==> flow/design.v <==
package lc3b_types;
typedef logic [15:0] lc3b_word;
typedef logic  [7:0] lc3b_byte;
typedef logic 	[10:0] lc3b_offset11;
typedef logic  [8:0] lc3b_offset9;
typedef logic 	[7:0] lc3b_offset8;
typedef logic  [5:0] lc3b_offset6;
typedef logic 	[4:0] lc3b_offset5;
typedef logic 	[3:0] lc3b_offset4;
typedef logic  [2:0] lc3b_reg;
typedef logic  [2:0] lc3b_nzp;
typedef logic  [1:0] lc3b_mem_wmask;
typedef logic [127:0] lc3b_cache_line;
typedef logic  [8:0] lc3b_c_tag;
typedef logic  [3:0] lc3b_c_offset;
typedef logic  [2:0] lc3b_c_index;
typedef logic [8:0] lc3b_c2_tag;
typedef logic [2:0] lc3b_c2_index;
typedef logic [3:0] lc3b_c2_offset;
typedef logic [11:0] lc3b_v_tag;
typedef struct packed {
	lc3b_reg dest;
	logic ir_5;
	lc3b_nzp nzp;
    logic[1:0] bhr_out;
    lc3b_word branch_pred_target;
    logic branch_hit;
	 lc3b_word pc;
	 logic[1:0] branch_pred;
} lc3b_passed_vals;
typedef enum bit [3:0] {
    op_add  = 4'b0001,
    op_and  = 4'b0101,
    op_br   = 4'b0000,
    op_jmp  = 4'b1100,    
    op_jsr  = 4'b0100,    
    op_ldb  = 4'b0010,
    op_ldi  = 4'b1010,
    op_ldr  = 4'b0110,
    op_lea  = 4'b1110,
    op_not  = 4'b1001,
    op_rti  = 4'b1000,
    op_shf  = 4'b1101,
    op_stb  = 4'b0011,
    op_sti  = 4'b1011,
    op_str  = 4'b0111,
    op_trap = 4'b1111
} lc3b_opcode;
typedef enum bit [3:0] {
    alu_add,
    alu_and,
    alu_not,
    alu_pass,
    alu_sll,
    alu_srl,
    alu_sra
} lc3b_aluop;
typedef struct packed {
	lc3b_opcode opcode;
	lc3b_aluop aluop;
	logic load_cc;
	logic load_regfile;
	logic[1:0] pc_sel;
	logic[2:0] sext_sel;
	logic[1:0] wb_sel;
	logic src_b_mux_sel;
	logic dest_sel;
	logic ex_write_sel;
	logic[1:0] lea_mux_sel;
	logic[1:0] jsr_mux_sel;
	logic check_cc;
    logic flush;
} lc3b_control_word;
endpackage : lc3b_types
import lc3b_types::*;
module array #(parameter width = 128, parameter height = 3)
(
    input clk,
    input write,
    input [height-1:0] index,
    input [width-1:0] datain,
    output logic [width-1:0] dataout
);
logic [width-1:0] data [((2**height)-1):0];
initial
begin
    for (int i = 0; i < $size(data); i++)
    begin
        data[i] = 1'b0;
    end
end
always_ff @(posedge clk)
begin
    if (write == 1)
    begin
        data[index] = datain;
    end
end
assign dataout = data[index];
endmodule : array
Step by step through the tools: array --
Tool output for the design above, in the order of the flow. Line numbers count from 1 in the design file above. Operators carry their Yosys type and port widths (W data, S select, Z words). Library cell names are shortened. Not given: --
Inputs: top module array, clock port clk, library sky130hd, library corner tt_025C_1v80

After elaboration --
Source: Yosys, flattened and elaborated, memories not mapped. Widths are those after wreduce; folded enables and synchronous resets count as part of the registers. Registers that Yosys merges into a memory's read port (data or address) are not register bits. Print and check cells do not count. Equal cells are merged and count once. Yosys's memory passes give these memory sizes; they may raise the number of words (mostly to a power of two), join words into wider ones and drop unused or constant bits.
Bit counts: word width x clocked read ports 0, elaborated cells 4, bits of input ports 133, output and inout port bits 128, register bits 0, memory bits (writable) 1024, memory bits (read-only) 0, latch bits 0, memory cells 1
Memories:
- data | words 8, width 128, rd ports 1, write ports 1, RTL line 84 | logic [width-1:0] data [((2**height)-1):0];
Cells by class: multiplexer cells 3, div/mod/pow operators 0, magnitude comparators 0, add/subtract/negate cells 0, shift-type cells 0, equality and inequality tests 0, reductions and logical operators 0, bitwise logic cells 0, $mul 0
Operators with widths (count):
- $mux W128 | 1
- $mux W3 | 1
- $mux W1 | 1

Depth --
Yosys ltp: most cells in a row. Word level: on the elaborated netlist, between registers, memories and ports. Mapped: between sequential cells and ports; inverters and the memories' decode and read muxes count.
Logic depth: word-level depth 1, ABC_AREA 0, depth in mapped cells 7, mapped depth without buffers 3

Mapped cells and area --
The flow's flattened synthesis, as Yosys stat reports it; memories are mapped. The netlist is that of the ABC_AREA named above (0 if unset); the other value can give another one. Totals and module areas in this step are rounded.
Cell types:
- edfxtp_1 | count 1024, total area 3.07E+04 um^2
- mux4_2 | count 176, total area 3.96E+03 um^2
- mux2_2 | count 207, total area 2.33E+03 um^2
- a22oi_1 | count 79, total area 593.069 um^2
- o211ai_1 | count 39, total area 292.781 um^2
- buf_6 | count 19, total area 213.955 um^2
- nand2_1 | count 43, total area 161.405 um^2
- clkbuf_1 | count 40, total area 150.144 um^2
- buf_2 | count 17, total area 85.082 um^2
- buf_1 | count 14, total area 52.55 um^2
- nor2_1 | count 6, total area 22.522 um^2
- nor2b_1 | count 3, total area 18.768 um^2
- a221oi_1 | count 2, total area 17.517 um^2
- nor3_1 | count 3, total area 15.014 um^2
- buf_4 | count 1, total area 7.507 um^2
- inv_1 | count 2, total area 7.507 um^2
- and2_1 | count 1, total area 6.256 um^2
- nand2b_1 | count 1, total area 6.256 um^2
- o21ai_0 | count 1, total area 5.005 um^2
Synthesis totals: buffer cells 91, sequential area 30750 um^2, mapped cells 1678, chip area (Yosys) 38700 um^2, mapped flip-flops 1024

Path before layout --
OpenSTA on the mapped netlist: ideal clock, no wires. The path of least setup slack (recovery checks aside). Input and output delay are each 20% of the period. Register names are those of the netlist, which keeps one name where synthesis merged equal registers.
Path post-synthesis: kind input -> register, from input index[0], to memory data[0][0], period 12.3 ns, setup time 0.773 ns, arrival 11.812 ns, path delay 10.125 ns, launch time at the first pin 2.460 ns, external input delay 2.460 ns, path buffers 4, setup slack -0.285 ns, stages on the path 5, data required time 11.527 ns, synthesis period reached 12.585 ns
"path delay" = arrival - input delay + setup time. "stages on the path" counts driving pins, that of a launching flip-flop among them; a cell with two outputs on the path counts twice. "synthesis period reached" is the clock period less the worst setup slack; recovery checks do not enter. This is arithmetic on one report: input and output delays are still those of the set period (20% each). Between the ends stands the longest chain of elaborated cells between them, by number of cells; it is not shown to be the way that was timed. Of several equally long chains one is given. Each line given opens the expression or statement behind the cell; cells for indexed reads and writes are added by Yosys, which also makes memories of some case tables.
On the way, post-synthesis: cells stage by stage buf_2 -> buf_2 -> buf_2 -> buf_2 -> nor3_1, cells in the longest elaborated chain 1, elaborated cells between the ends (all ways) 1, source lines of those cells 1, those cells by class mux: 1
RTL lines, path post-synthesis:
- from (decl) | RTL line 80 | input [height-1:0] index,
- $mux W3 | RTL line 94 | if (write == 1)
- to (decl) | RTL line 84 | logic [width-1:0] data [((2**height)-1):0];

Timing after layout --
From the final timing report of job 1: the path of least setup slack in the routed layout; clock arrival at registers is part of the times.
Path after layout: kind input -> output, from input index[2], to output dataout[91], path buffers 3, arrival 4.97 ns, setup slack 2.76 ns, external input delay 1.93 ns, data required time 7.73 ns, stages on the path 6, period 9.66 ns, external output delay 1.93 ns, launch time at the first pin 1.93 ns
Between the ends stands the longest chain of elaborated cells between them, by number of cells; it is not shown to be the way that was timed. Of several equally long chains one is given. A memory read counts as a cell of the chain, while the word-level depth stops at memories.
On the way, after layout: cells stage by stage buf_6 -> buf_4 -> mux2_2 -> a22oi_1 -> o211ai_1 -> clkdlybuf4s50_1, cells in the longest elaborated chain 1, elaborated cells between the ends (all ways) 1, source lines of those cells 1, those cells by class memory: 1
RTL lines, path after layout:
- from (decl) | RTL line 80 | input [height-1:0] index,
- $mem_v2 Z8 W128 | RTL line 84 | logic [width-1:0] data [((2**height)-1):0];
- to (decl) | RTL line 82 | output logic [width-1:0] dataout

Subject: flow runs of array

Hi,

Below are 2 stored runs of the flow (Yosys, OpenROAD; platform sky130hd) on array, each with its settings and what was measured, unordered. Constraints: input delay and output delay 20% of the set period each, output load 0.01 pF.
Measured values are rounded.

[job 1] flow files
==> flow/run.sh <==
#!/bin/bash
# the make line also repeats the synthesis and layout settings of config.mk as NAME=value (left out here)
make -C /OpenROAD-flow-scripts/flow DESIGN_CONFIG=/design/flow/config.mk WORK_HOME=/design/flow/orfs CLKGATE_MAP_FILE= finish
==> flow/config.mk <==
export PLATFORM = sky130hd
export DESIGN_NAME = array
export DESIGN_NICKNAME = array
export VERILOG_FILES = /design/flow/design.v
export SDC_FILE = /design/flow/constraint.sdc
export NUM_CORES = 4
export LEC_CHECK = 0
export CAP_MARGIN = 20
export CELL_PAD_IN_SITES_GLOBAL_PLACEMENT = 1
export CORE_MARGIN = 9
export CORE_UTILIZATION = 70
export CTS_CLUSTER_DIAMETER = 389
export GPL_ROUTABILITY_DRIVEN = 0
export GPL_TIMING_DRIVEN = 1
export HOLD_SLACK_MARGIN = 0.09
export MAX_ROUTING_LAYER = met5
export PLACE_DENSITY_LB_ADDON = 0.12
export SETUP_SLACK_MARGIN = -0.59
export SLEW_MARGIN = 20
==> flow/constraint.sdc <==
create_clock -name core_clock -period 9.66 [get_ports {clk}]
set_input_delay 1.9320 -clock core_clock [delete_from_list [all_inputs] [get_ports {clk}]]
set_output_delay 1.9320 -clock core_clock [all_outputs]
set_load 0.01 [all_outputs]

[job 1] result: synthesized cell area 38,700 um^2; area of the die 64,070 um^2; standard-cell area after routing 44,960 um^2; post-layout utilization 0.829; worst slack on setup checks 2.759 ns; worst-case hold slack 2.010 ns

[job 2] flow files
==> flow/run.sh <==
#!/bin/bash
# the make line also repeats the synthesis and layout settings of config.mk as NAME=value (left out here)
make -C /OpenROAD-flow-scripts/flow DESIGN_CONFIG=/design/flow/config.mk WORK_HOME=/design/flow/orfs CLKGATE_MAP_FILE= finish
==> flow/config.mk <==
export PLATFORM = sky130hd
export DESIGN_NAME = array
export DESIGN_NICKNAME = array
export VERILOG_FILES = /design/flow/design.v
export SDC_FILE = /design/flow/constraint.sdc
export NUM_CORES = 4
export LEC_CHECK = 0
export CAP_MARGIN = 20
export CORE_ASPECT_RATIO = 0.61
export CORE_MARGIN = 2
export CORE_UTILIZATION = 70
export CTS_CLUSTER_SIZE = 48
export SLEW_MARGIN = 20
==> flow/constraint.sdc <==
create_clock -name core_clock -period 7.87 [get_ports {clk}]
set_input_delay 1.5740 -clock core_clock [delete_from_list [all_inputs] [get_ports {clk}]]
set_output_delay 1.5740 -clock core_clock [all_outputs]
set_load 0.01 [all_outputs]

[job 2] result: synthesized cell area 38,700 um^2; area of the die 57,240 um^2; standard-cell area after routing 44,700 um^2; post-layout utilization 0.817; worst slack on setup checks 1.939 ns; worst-case hold slack 1.671 ns

Regards
